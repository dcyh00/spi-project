==> flow/design.v <==
module spi #(
    parameter CLK_DIV = 4   
)(
    input  logic        clk,       
    input  logic        rst_n,     
    input  logic        start,     
    input  logic [7:0]  tx_data,   
    output logic [7:0]  rx_data,   
    output logic        busy,      
    output logic        done,      
    output logic        sclk,      
    output logic        mosi,      
    input  logic        miso,      
    output logic        cs_n       
);
    logic [7:0] tx_reg;     
    logic [7:0] rx_reg;     
    logic [2:0] bit_cnt;    
    logic [CLK_DIV-1:0] clk_cnt;   
    typedef enum {IDLE, TRANSFER} state_t;
    state_t state;
    always_ff @(posedge clk or negedge rst_n) begin
        if (!rst_n) begin
            state <= IDLE;
            sclk <= 1'b0;
            cs_n <= 1'b1;
            busy <= 1'b0;
            done <= 1'b0;
            rx_data <= 8'h00;
            clk_cnt <= '0;
            bit_cnt <= 3'd7;
        end else begin
            done <= 1'b0;
            case (state)
                IDLE: begin
                    cs_n <= 1'b1;
                    sclk <= 1'b0;
                    busy <= 1'b0;
                    clk_cnt <= '0;
                    bit_cnt <= 3'd7;
                    rx_data <= 1'b0;
                    if (start) begin
                        state <= TRANSFER;
                        tx_reg <= tx_data;
                        cs_n <= 1'b0;
                        busy <= 1'b1;
                    end
                end
                TRANSFER: begin
                    if (clk_cnt == CLK_DIV-1) begin
                        clk_cnt <= '0;
                        sclk <= ~sclk;
                        if (sclk) begin
                            rx_reg <= {rx_reg[6:0], miso};
                            if (bit_cnt == 0) begin
                                state <= IDLE;
                                rx_data <= {rx_reg[6:0], miso};
                                done <= 1'b1;
                                cs_n <= 1'b1;
                            end else begin
                                bit_cnt <= bit_cnt - 1;
                            end
                        end else begin
                            mosi <= tx_reg[bit_cnt];
                        end
                    end else begin
                        clk_cnt <= clk_cnt + 1;
                    end
                end
            endcase
        end
    end
endmodule
== Reports on spi ==
The steps from the RTL of spi to its reports follow in flow order.
Lines are those of the file above, counted from 1.
Library cell names are shortened.
A cell with - has no value.

* Top module: spi
* Clock port: clk
* Library: sky130hd
* Timing corner: tt_025C_1v80

== After elaboration ==
Counts by Yosys on the flattened word-level netlist (proc, flatten, opt, wreduce; memories kept). Register bits leave out memories and registers merged into their read ports (data or address). Print and check cells are left out. Cells with the same type and inputs are merged into one.

* Output and inout bits: 13
* Register bits: 67

* Multiplexer cells: 27
* Shift operators: 1
* Reductions and logical operators: 10
* Bitwise logic cells: 1
* $add $sub $neg: 2
* Equality and inequality tests: 7

{| class="wikitable"
|+ Operator list
! kind !! count
|-
| 2-to-1 mux 32 bit || 4
|-
| case mux 32 bit (select 2 bit) || 1
|-
| equality test 32 x 1 -> 1 bit with constant B || 1
|-
| zero test 32 bit || 1
|-
| 2-to-1 mux 8 bit || 3
|-
| AND reduction 4 bit || 4
|-
| case mux 8 bit (select 2 bit) || 1
|-
| inequality test 2 bit with constant B || 5
|-
| 2-to-1 mux 1 bit || 10
|-
| 2-to-1 mux 3 bit || 3
|-
| variable part select 8 x 3 -> 1 bit || 1
|-
| case mux 4 bit (select 2 bit) || 1
|-
| case mux 3 bit (select 2 bit) || 1
|-
| AND reduction 5 bit || 1
|-
| adder 4 x 1 -> 4 bit with constant B || 1
|-
| equality test 4 x 2 -> 1 bit with constant B || 1
|-
| 2-to-1 mux 4 bit || 1
|-
| case mux 1 bit (select 2 bit) || 2
|-
| subtractor 3 x 1 -> 3 bit with constant B || 1
|-
| zero test 3 bit || 1
|-
| AND reduction 3 bit || 1
|-
| AND reduction 2 bit || 1
|-
| nonzero test 2 bit || 1
|-
| inverter 1 bit || 1
|}

== Depth ==
Longest topological path by Yosys (ltp), each cell counted once; first at word level (registers and memories cut), then after technology mapping (sequential cells cut; the memories' decode and read muxes count).

* Depth after elaboration: 5
* ABC_AREA: 0
* Depth in mapped cells: 6
* Depth with buffers taken out: 5

== Mapped cells and area ==
Source: synth_stat.txt of the flow (Yosys; design flattened, memories mapped). It holds for the ABC_AREA given above (unset counts as 0); a run with the other value may have another netlist.
Totals and module areas in this step are rounded.

{| class="wikitable"
|+ Cell types
! cell type !! count
|-
| edfxtp_1 || 16
|-
| dfrtp_1 || 16
|-
| dfstp_2 || 5
|-
| nand2_1 || 23
|-
| o211ai_1 || 8
|-
| nand4_1 || 8
|-
| mux4_2 || 2
|-
| o21ai_0 || 8
|-
| ha_1 || 3
|-
| inv_1 || 6
|-
| buf_2 || 4
|-
| a22o_1 || 2
|-
| and3_1 || 2
|-
| nor3b_2 || 1
|-
| mux2_2 || 1
|-
| nand4bb_1 || 1
|-
| nor2_1 || 3
|-
| mux2i_1 || 1
|}

Other cell types: 21; their cells: 24.

* Cells in the netlist: 134
* Sequential area: 1,000 µm²
* Buffers: 7
* Flip-flops: 37
* Mapped area: 1,600 µm²

== Timing after synthesis ==
Source: OpenSTA report_checks on the synthesized netlist (no wires, ideal clock, input and output delay 20% of the period each), path of least setup slack; recovery checks are left aside. Register names are those of the netlist, which keeps one name where synthesis merged equal registers.

* Path type: register to register
* Start point: reg clk_cnt[0]
* End point: reg mosi
* Path delay: 1.564 ns
* Period: 2.35 ns
* Path slack: 0.786 ns
* Required time: 2.036 ns
* Arrival time: 1.250 ns
* Stages on the path: 5
* Time at the first pin: 0.000 ns
* Synthesis period reached: 1.564 ns

"path delay" = arrival - input delay + setup time.
"stages on the path" counts driving pins, that of a launching flip-flop among them; a cell with two outputs on the path counts twice.
"synthesis period reached" is the clock period less the worst setup slack; recovery checks do not enter. This is arithmetic on one report: input and output delays are still those of the set period (20% each).
The rows between start and end are the longest chain of elaborated cells between them; the timing report does not say that the signal goes this way. Where chains are equally long, one stands for them.
Each line given opens the expression or statement behind the cell; cells for indexed reads and writes are added by Yosys, which also makes memories of some case tables.
At most two assigning lines are given for a register; there are more.

* Cells stage by stage: dfrtp_1 -> ha_1 -> nor3b_2 -> buf_2 -> nor3b_1
* Length of the longest elaborated chain: 2
* Elaborated cells between the ends (all ways): 2

{| class="wikitable"
|+ Ends and longest elaborated chain, post-synthesis
! item !! RTL line !! text
|-
| from (decl) || 19 || <nowiki>logic [CLK_DIV-1:0] clk_cnt;</nowiki>
|-
| from (assign) || 30 || <nowiki>clk_cnt <= '0;</nowiki>
|-
| from (assign) || 67 || <nowiki>clk_cnt <= clk_cnt + 1;</nowiki>
|-
| equality test 4 x 2 -> 1 bit || 50 || <nowiki>if (clk_cnt == CLK_DIV-1) begin</nowiki>
|-
| AND reduction 4 bit || - ||
|-
| to (assign) || 64 || <nowiki>mosi <= tx_reg[bit_cnt];</nowiki>
|-
| to (decl) || 12 || <nowiki>output logic        mosi,</nowiki>
|}

== Path in the finished layout ==
From the final timing report of entry A: the path of least setup slack in the routed layout; clock arrival at registers is part of the times.

* Path type: register to output
* Start point: reg cs_n
* End point: out cs_n
* Stages on the path: 2
* Arrival time: 1.39 ns
* Time at the first pin: 0.28 ns
* Required time: 2.42 ns
* Path slack: 1.04 ns
* Period: 3.03 ns

At most two assigning lines are given for a register; there are more.

* Cells stage by stage: dfstp_2 -> clkdlybuf4s50_1
* Length of the longest elaborated chain: 0
* Elaborated cells between the ends (all ways): 0

{| class="wikitable"
|+ Ends and longest elaborated chain, after layout
! item !! RTL line !! text
|-
| from (decl) || 14 || <nowiki>output logic        cs_n</nowiki>
|-
| from (assign) || 26 || <nowiki>cs_n <= 1'b1;</nowiki>
|-
| from (assign) || 36 || <nowiki>cs_n <= 1'b1;</nowiki>
|-
| to (decl) || 14 ||
|}

## Implementation results

Design spi on sky130hd. What follows are 2 stored runs of the flow, each under its own settings; their order means nothing. The constraints put input and output delay at 20% of the set period each and load the outputs with 0.01 pF.
"achieved clock period" = clock period - worst setup slack. The figure is calculated, with input and output delays left at 20% of the set period.
"time used up by the worst setup path": the worst setup path's part of the clock period (all of it between registers, 20% less for each end at a port) less its slack. A launch clock that arrives late makes it longer, a capture clock that arrives late makes it shorter.
"total design power" rests on the timing tool's default activity at the inputs, not on a simulated workload.
The measured numbers are rounded.

=== Entry A ===
{| class="wikitable"
! Setting !! Value
|-
| period_ns || 3.03
|-
| CORE_UTILIZATION || 66
|-
| SETUP_SLACK_MARGIN || -0.24
|-
| PLACE_DENSITY_LB_ADDON || 0.06
|-
| CORE_ASPECT_RATIO || 0.52
|-
| CORE_MARGIN || 7
|-
| MIN_ROUTING_LAYER || met2
|-
| CAP_MARGIN || 20
|-
| SLEW_MARGIN || 20
|-
! Result !! Value
|-
| Post-route setup TNS || 0.000 ns
|-
| Time used up by the worst setup path || 1.39 ns
|-
| Class of the worst setup path || register to output
|-
| Standard-cell area after layout || 2,000 µm²
|-
| Achieved clock period || 1.992 ns
|-
| Worst setup slack after layout || 1.0 ns
|-
| Die size || 4,100 µm²
|-
| Total design power || 1,300 uW
|-
| Area of the synthesized netlist || 1,600 µm²
|-
| Utilization || 0.9
|}

=== Entry B ===
{| class="wikitable"
! Setting !! Value
|-
| period_ns || 1.09
|-
| CORE_UTILIZATION || 29
|-
| PLACE_DENSITY || 0.47
|-
| CORE_MARGIN || 3
|-
| TNS_END_PERCENT || 15
|-
| ABC_AREA || 1
|-
| GPL_ROUTABILITY_DRIVEN || 0
|-
| MIN_ROUTING_LAYER || met1
|-
| CAP_MARGIN || 20
|-
| SLEW_MARGIN || 20
|-
! Result !! Value
|-
| Utilization || 0.45
|-
| Worst setup slack after layout || -0.21 ns
|-
| Total design power || 6,600 uW
|-
| Standard-cell area after layout || 2,600 µm²
|-
| Post-route setup TNS || -5.0 ns
|-
| Area of the synthesized netlist || 1,700 µm²
|-
| Achieved clock period || 1.302 ns
|-
| Time used up by the worst setup path || 1.30 ns
|-
| Class of the worst setup path || register to register
|-
| Die size || 7,000 µm²
|}
